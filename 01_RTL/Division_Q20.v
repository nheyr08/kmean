==> flow/design.v <==
module Division(
    clk,
    rst_n,
    in_valid,
    in_data_1,	 
    in_data_2,	 
    out_valid,
    out_data	 
);
parameter	ST_INIT		= 'd0;
parameter	ST_STORE	= 'd1;
parameter	ST_DIVIDE 	= 'd2;
parameter	ST_OUTPUT 	= 'd3;
parameter	BASE = 8'h80;  
input				clk;
input				rst_n;
input				in_valid;
input		[19:0]	in_data_1;
input		[11:0]	in_data_2;
output reg			out_valid;
output reg	[7:0]	out_data;
reg			[1:0]	current_state;
reg			[1:0]	next_state;
reg			[19:0]	dividend;
always @(posedge clk) begin
	if (!rst_n) begin
		dividend <= 'd0;		
	end
	else if (current_state == ST_STORE) begin
		dividend <= in_data_1;
	end
	else if (current_state == ST_INIT) begin
		dividend <= 'd0;
	end
end
reg			[7:0]	current_base;
always @(posedge clk) begin
	if (!rst_n) begin
		current_base <= BASE;
	end
	else if (current_state == ST_DIVIDE) begin
		current_base <= current_base >> 1'b1;
	end
	else if (current_state == ST_INIT) begin
		current_base <= BASE;
	end
end
wire		[19:0]	guess_result = (out_data | current_base) * in_data_2;
always @(posedge clk) begin
	if (!rst_n) begin
		out_data <= 'd0;		
	end
	else if(current_state==ST_DIVIDE && (guess_result<dividend || guess_result==dividend) ) begin  
			out_data <= out_data | current_base;
	end
	else if (current_state == ST_INIT) begin
		out_data <= 'd0;
	end
end
reg					terminate_flag;
always @(posedge clk) begin
	if (!rst_n) begin
		terminate_flag <= 1'b0;
	end
	else if ( current_state==ST_DIVIDE && (current_base=='d0 || guess_result == dividend)  ) begin 
		terminate_flag <= 1'b1;
	end
	else if (current_state == ST_INIT) begin
		terminate_flag <= 1'b0;
	end
end
always @(posedge clk) begin
	if (!rst_n) begin
		out_valid <= 1'b0;
	end
	else if (current_state == ST_OUTPUT) begin
		out_valid <= 1'b1;
	end
	else if (current_state == ST_INIT) begin 
		out_valid <= 1'b0;
	end
end
always @(posedge clk) begin
	if (!rst_n) begin
		current_state <= ST_INIT;
	end
	else begin
		current_state <= next_state;
	end
end
always @(*) begin
	if (!rst_n) begin 
		next_state = 'd0;
	end
	else begin
		case(current_state)
			ST_INIT: begin
				if(in_valid) begin
					next_state = ST_STORE;
				end
				else begin
					next_state = ST_INIT;
				end
			end
			ST_STORE: begin
				if(!in_valid) begin
					next_state = ST_DIVIDE;
				end
				else begin
					next_state = ST_STORE; 
				end
			end
			ST_DIVIDE: begin
				if (terminate_flag) begin
					next_state = ST_OUTPUT;
				end
				else begin
					next_state = ST_DIVIDE;
				end
			end
			ST_OUTPUT: begin
				if (out_valid) begin
					next_state = ST_INIT;
				end
				else begin
					next_state = ST_OUTPUT;
				end
			end 
		endcase	
	end
end
endmodule
### From RTL to reports: Division

The steps from the RTL of Division to its reports follow in flow order.
Lines are those of the file above, counted from 1.
Cell names lack the library's common part.
Not given: --

| design | value |
|---|---|
| design top | Division |
| clock | clk |
| cell library | sky130hd |
| corner | tt_025C_1v80 |

### After elaboration

Counts by Yosys on the flattened word-level netlist (proc, flatten, opt, wreduce; memories kept). Register bits leave out memories and registers merged into their read ports (data or address). Print and check cells are left out.

| bit counts | value |
|---|---|
| flip-flop bits (word level) | 40 |
| input port bits | 35 |
| output and inout bits | 9 |
| word-level cells | 39 |

| operators by class | value |
|---|---|
| equality and inequality tests | 4 |
| order comparisons | 1 |
| bitwise logic cells | 2 |
| multipliers | 1 |
| multiplexer cells | 14 |
| reduce/logical cells | 11 |

Operators with widths:

| operator | number |
|---|---|
| multiplier 8 x 12 -> 20 bit | 1 |
| two-way mux 20 bit | 2 |
| two-way mux 8 bit | 4 |
| less-than comparator 20 bit | 1 |
| == test 20 bit | 1 |
| OR 8 bit | 2 |
| nonzero test 2 bit | 5 |
| zero test 8 bit | 1 |
| case mux 2 bit (select 4 bit) | 1 |
| two-way mux 1 bit | 5 |
| == test 2 bit (second input constant) | 2 |
| two-way mux 2 bit | 2 |
| logical AND 1 bit | 2 |
| logical OR 1 bit | 2 |
| == test 2 x 1 -> 1 bit (second input constant) | 1 |
| zero test 2 bit | 1 |

### Longest topological paths

Depth = most cells in a row (Yosys ltp): at word level without a register or memory, in the mapped netlist without a sequential cell, where the memories' decode and read muxes count.

| logic depth | value |
|---|---|
| depth in word-level cells | 6 |
| ABC_AREA | 1 |
| depth in mapped cells | 30 |
| mapped depth without buffers | 29 |

### Synthesis result

Yosys stat after the flow's synthesis: flattened, memories mapped to cells. It holds for the ABC_AREA given above (unset counts as 0); a run with the other value may have another netlist.
The area totals of this step are shown rounded.

Cell types:

| cell type | number | total area (um2) |
|---|---|---|
| fa_1 | 60 | 1.2E+03 |
| dfxtp_1 | 42 | 840.806 |
| ha_1 | 60 | 750.72 |
| inv_1 | 150 | 563.04 |
| nand2_1 | 147 | 551.779 |
| nor2_1 | 105 | 394.128 |
| a21oi_1 | 48 | 240.23 |
| a21oi_2 | 10 | 87.584 |
| xor2_1 | 10 | 87.584 |
| nand3_1 | 10 | 50.048 |
| o21ai_0 | 10 | 50.048 |
| clkbuf_1 | 10 | 37.536 |
| nand2_2 | 6 | 37.536 |
| xnor2_1 | 3 | 26.275 |
| a21o_1 | 3 | 22.522 |
| nor2_4 | 2 | 22.522 |
| nor4_1 | 3 | 18.768 |
| a21oi_4 | 1 | 16.266 |

Other cell types: 18; their cells: 23.

| synthesis totals | value |
|---|---|
| buffer cells | 15 |
| flip-flop cells | 42 |
| sequential area | 840 um2 |
| cells in the netlist | 703 |
| chip area (Yosys) | 5200 um2 |

### Path before layout

OpenSTA on the mapped netlist: ideal clock, no wires. The path of least setup slack (recovery checks aside). Input and output delay are each 20% of the period. Register names are those of the netlist, which keeps one name where synthesis merged equal registers.

| timing path post-synthesis | value |
|---|---|
| path type | input -> register |
| start | input in_data_2[4] |
| end | register out_data[1] |
| launch time at the first pin | 1654 ps |
| external input delay | 1654 ps |
| path buffers | 0 |
| path delay | 4531 ps |
| data required time | 8148 ps |
| arrival time | 6063 ps |
| setup time | 122 ps |
| setup slack | 2086 ps |
| period | 8270 ps |
| driving pins on the path | 25 |
| synthesis period reached | 6184 ps |

"path delay" is the arrival time less input delay plus setup time.
"driving pins on the path": output pins that drive a net of the path, with the launching flip-flop's if there is one; two outputs of one cell count as two.
"synthesis period reached" is the clock period less the worst setup slack; recovery checks do not enter. This is arithmetic on one report: input and output delays are still those of the set period (20% each).
Between the ends stands the longest chain of elaborated cells between them, by number of cells; it is not shown to be the way that was timed. Of several equally long chains one is given.
A line is the first line of the expression or statement that the cell stems from. Yosys adds cells for indexed reads and writes and turns some case tables into memories.
A register here has more assigning lines than the two given.

| on the way, post-synthesis | value |
|---|---|
| path through | inv_1 > nor2_1 > fa_1 > fa_1 > fa_1 > inv_1 > fa_1 > inv_1 > ha_1 > a21oi_1 > a21boi_1 > nand2_2 > nand3_1 > nand2_1 > xor2_1 > ha_1 > nand2_2 > nor2_4 > nand2_2 > nor2_4 > nand2_1 > nand3_1 > nand2_2 > nand2_4 > a21oi_2 |
| cells in the longest elaborated chain | 5 |
| elaborated cells on any way between the ends | 7 |
| those cells by class | mul (1); compare (1); eq/ne (1); mux (1); reduce/logical (3) |

RTL lines, path post-synthesis:

| what | RTL line | RTL |
|---|---|---|
| start: declaration | 19 | `input [11:0] in_data_2;` |
| multiplier 8 x 12 -> 20 bit | 48 | `wire [19:0] guess_result = (out_data \| current_base) * in_data_2;` |
| less-than comparator 20 bit | 53 | `else if(current_state==ST_DIVIDE && (guess_result<dividend \|\| guess_result==dividend) ) begin` |
| logical OR 1 bit | 53 |  |
| logical AND 1 bit | 53 |  |
| two-way mux 8 bit | 53 |  |
| end: assignment | 51 | `out_data <= 'd0;` |
| end: assignment | 54 | `out_data <= out_data \| current_base;` |
| end: declaration | 21 | `output reg [7:0] out_data;` |

### Timing after layout

Path of least setup slack in the final report of flow run 1 (OpenROAD, finished layout, wires in). Where an end is a register, its clock arrival counts in the times.
The report prints the path's times to 10 ps; the period is as set.

| timing path after layout | value |
|---|---|
| path type | input -> register |
| start | input in_data_2[5] |
| end | register out_data[0] |
| data required time | 4740 ps |
| setup time | 60 ps |
| path buffers | 3 |
| external input delay | 900 ps |
| setup slack | -970 ps |
| driving pins on the path | 27 |
| period | 4510 ps |
| launch time at the first pin | 900 ps |
| arrival time | 5710 ps |

Between the ends stands the longest chain of elaborated cells between them, by number of cells; it is not shown to be the way that was timed. Of several equally long chains one is given.
A register here has more assigning lines than the two given.

| on the way, after layout | value |
|---|---|
| path through | buf_6 > clkinvlp_4 > buf_6 > nor2_2 > fa_1 > fa_1 > fa_1 > inv_1 > fa_1 > inv_2 > ha_4 > buf_12 > a21oi_4 > o21bai_2 > a31oi_2 > nand2_1 > nand2_1 > nand2_2 > ha_4 > nand2_4 > nor2_4 > nand2_2 > nor2_4 > nand4_4 > nand2_4 > nand2_8 > a21oi_2 |
| cells in the longest elaborated chain | 5 |
| elaborated cells on any way between the ends | 7 |
| those cells by class | mul (1); compare (1); eq/ne (1); mux (1); reduce/logical (3) |

RTL lines, path after layout:

| what | RTL line | RTL |
|---|---|---|
| start: declaration | 19 | `input [11:0] in_data_2;` |
| multiplier 8 x 12 -> 20 bit | 48 | `wire [19:0] guess_result = (out_data \| current_base) * in_data_2;` |
| less-than comparator 20 bit | 53 | `else if(current_state==ST_DIVIDE && (guess_result<dividend \|\| guess_result==dividend) ) begin` |
| logical OR 1 bit | 53 |  |
| logical AND 1 bit | 53 |  |
| two-way mux 8 bit | 53 |  |
| end: assignment | 51 | `out_data <= 'd0;` |
| end: assignment | 54 | `out_data <= out_data \| current_base;` |
| end: declaration | 21 | `output reg [7:0] out_data;` |

==> runs of Division <==
Top module Division; platform sky130hd; tools Yosys and OpenROAD; 2 stored runs in no particular order. Input and output delays are each 20% of the period that was set; the output load is 0.01 pF.
"clock period achieved": clock period set for the run, less the worst setup slack. It is reckoned from that one timing run; input and output delays stay at 20% of the period that was set.
"worst setup path time": the worst setup path's part of the clock period (all of it between registers, 20% less for each end at a port) less its slack. A launch clock that arrives late makes it longer, a capture clock that arrives late makes it shorter.
"total design power": no workload was simulated; the value follows from the tool's default switching activity.
"worst setup path time" is given in steps of 10 ps.
The results are shown rounded.

#### Flow run 1

| setting | value |
|---|---|
| period_ns | `4.51` |
| CORE_UTILIZATION | `32` |
| SETUP_SLACK_MARGIN | `0.06` |
| PLACE_DENSITY_LB_ADDON | `0.02` |
| CELL_PAD_IN_SITES_DETAIL_PLACEMENT | `1` |
| TNS_END_PERCENT | `80` |
| ABC_AREA | `1` |
| GPL_ROUTABILITY_DRIVEN | `0` |
| CTS_CLUSTER_DIAMETER | `190` |
| CAP_MARGIN | `15` |
| SLEW_MARGIN | `40` |
| MIN_ROUTING_LAYER | `met2` |
| MAX_ROUTING_LAYER | `met5` |
| CORE_MARGIN | `2` |

| result | value |
|---|---|
| chip area after synthesis (Yosys) | 5200 um2 |
| worst setup slack after layout | -970 ps |
| die footprint | 17000 um2 |
| worst setup path time | 4580 ps |
| class of the worst setup path | input -> register |
| setup total negative slack | -8500 ps |
| clock period achieved | 5479 ps |
| post-layout utilization | 49 % |
| worst hold slack in the final report | 460 ps |
| standard-cell area after layout | 7700 um2 |
| total design power | 1200 µW |

#### Flow run 2

| setting | value |
|---|---|
| period_ns | `5.84` |
| CAP_MARGIN | `20` |
| CORE_MARGIN | `2` |
| CORE_UTILIZATION | `40` |
| SLEW_MARGIN | `20` |

| result | value |
|---|---|
| chip area after synthesis (Yosys) | 5200 um2 |
| worst setup slack after layout | -440 ps |
| die footprint | 14000 um2 |
| worst setup path time | 5120 ps |
| class of the worst setup path | input -> register |
| setup total negative slack | -3700 ps |
| clock period achieved | 6284 ps |
| post-layout utilization | 56 % |
| worst hold slack in the final report | 500 ps |
| standard-cell area after layout | 7100 um2 |
| total design power | 860 µW |
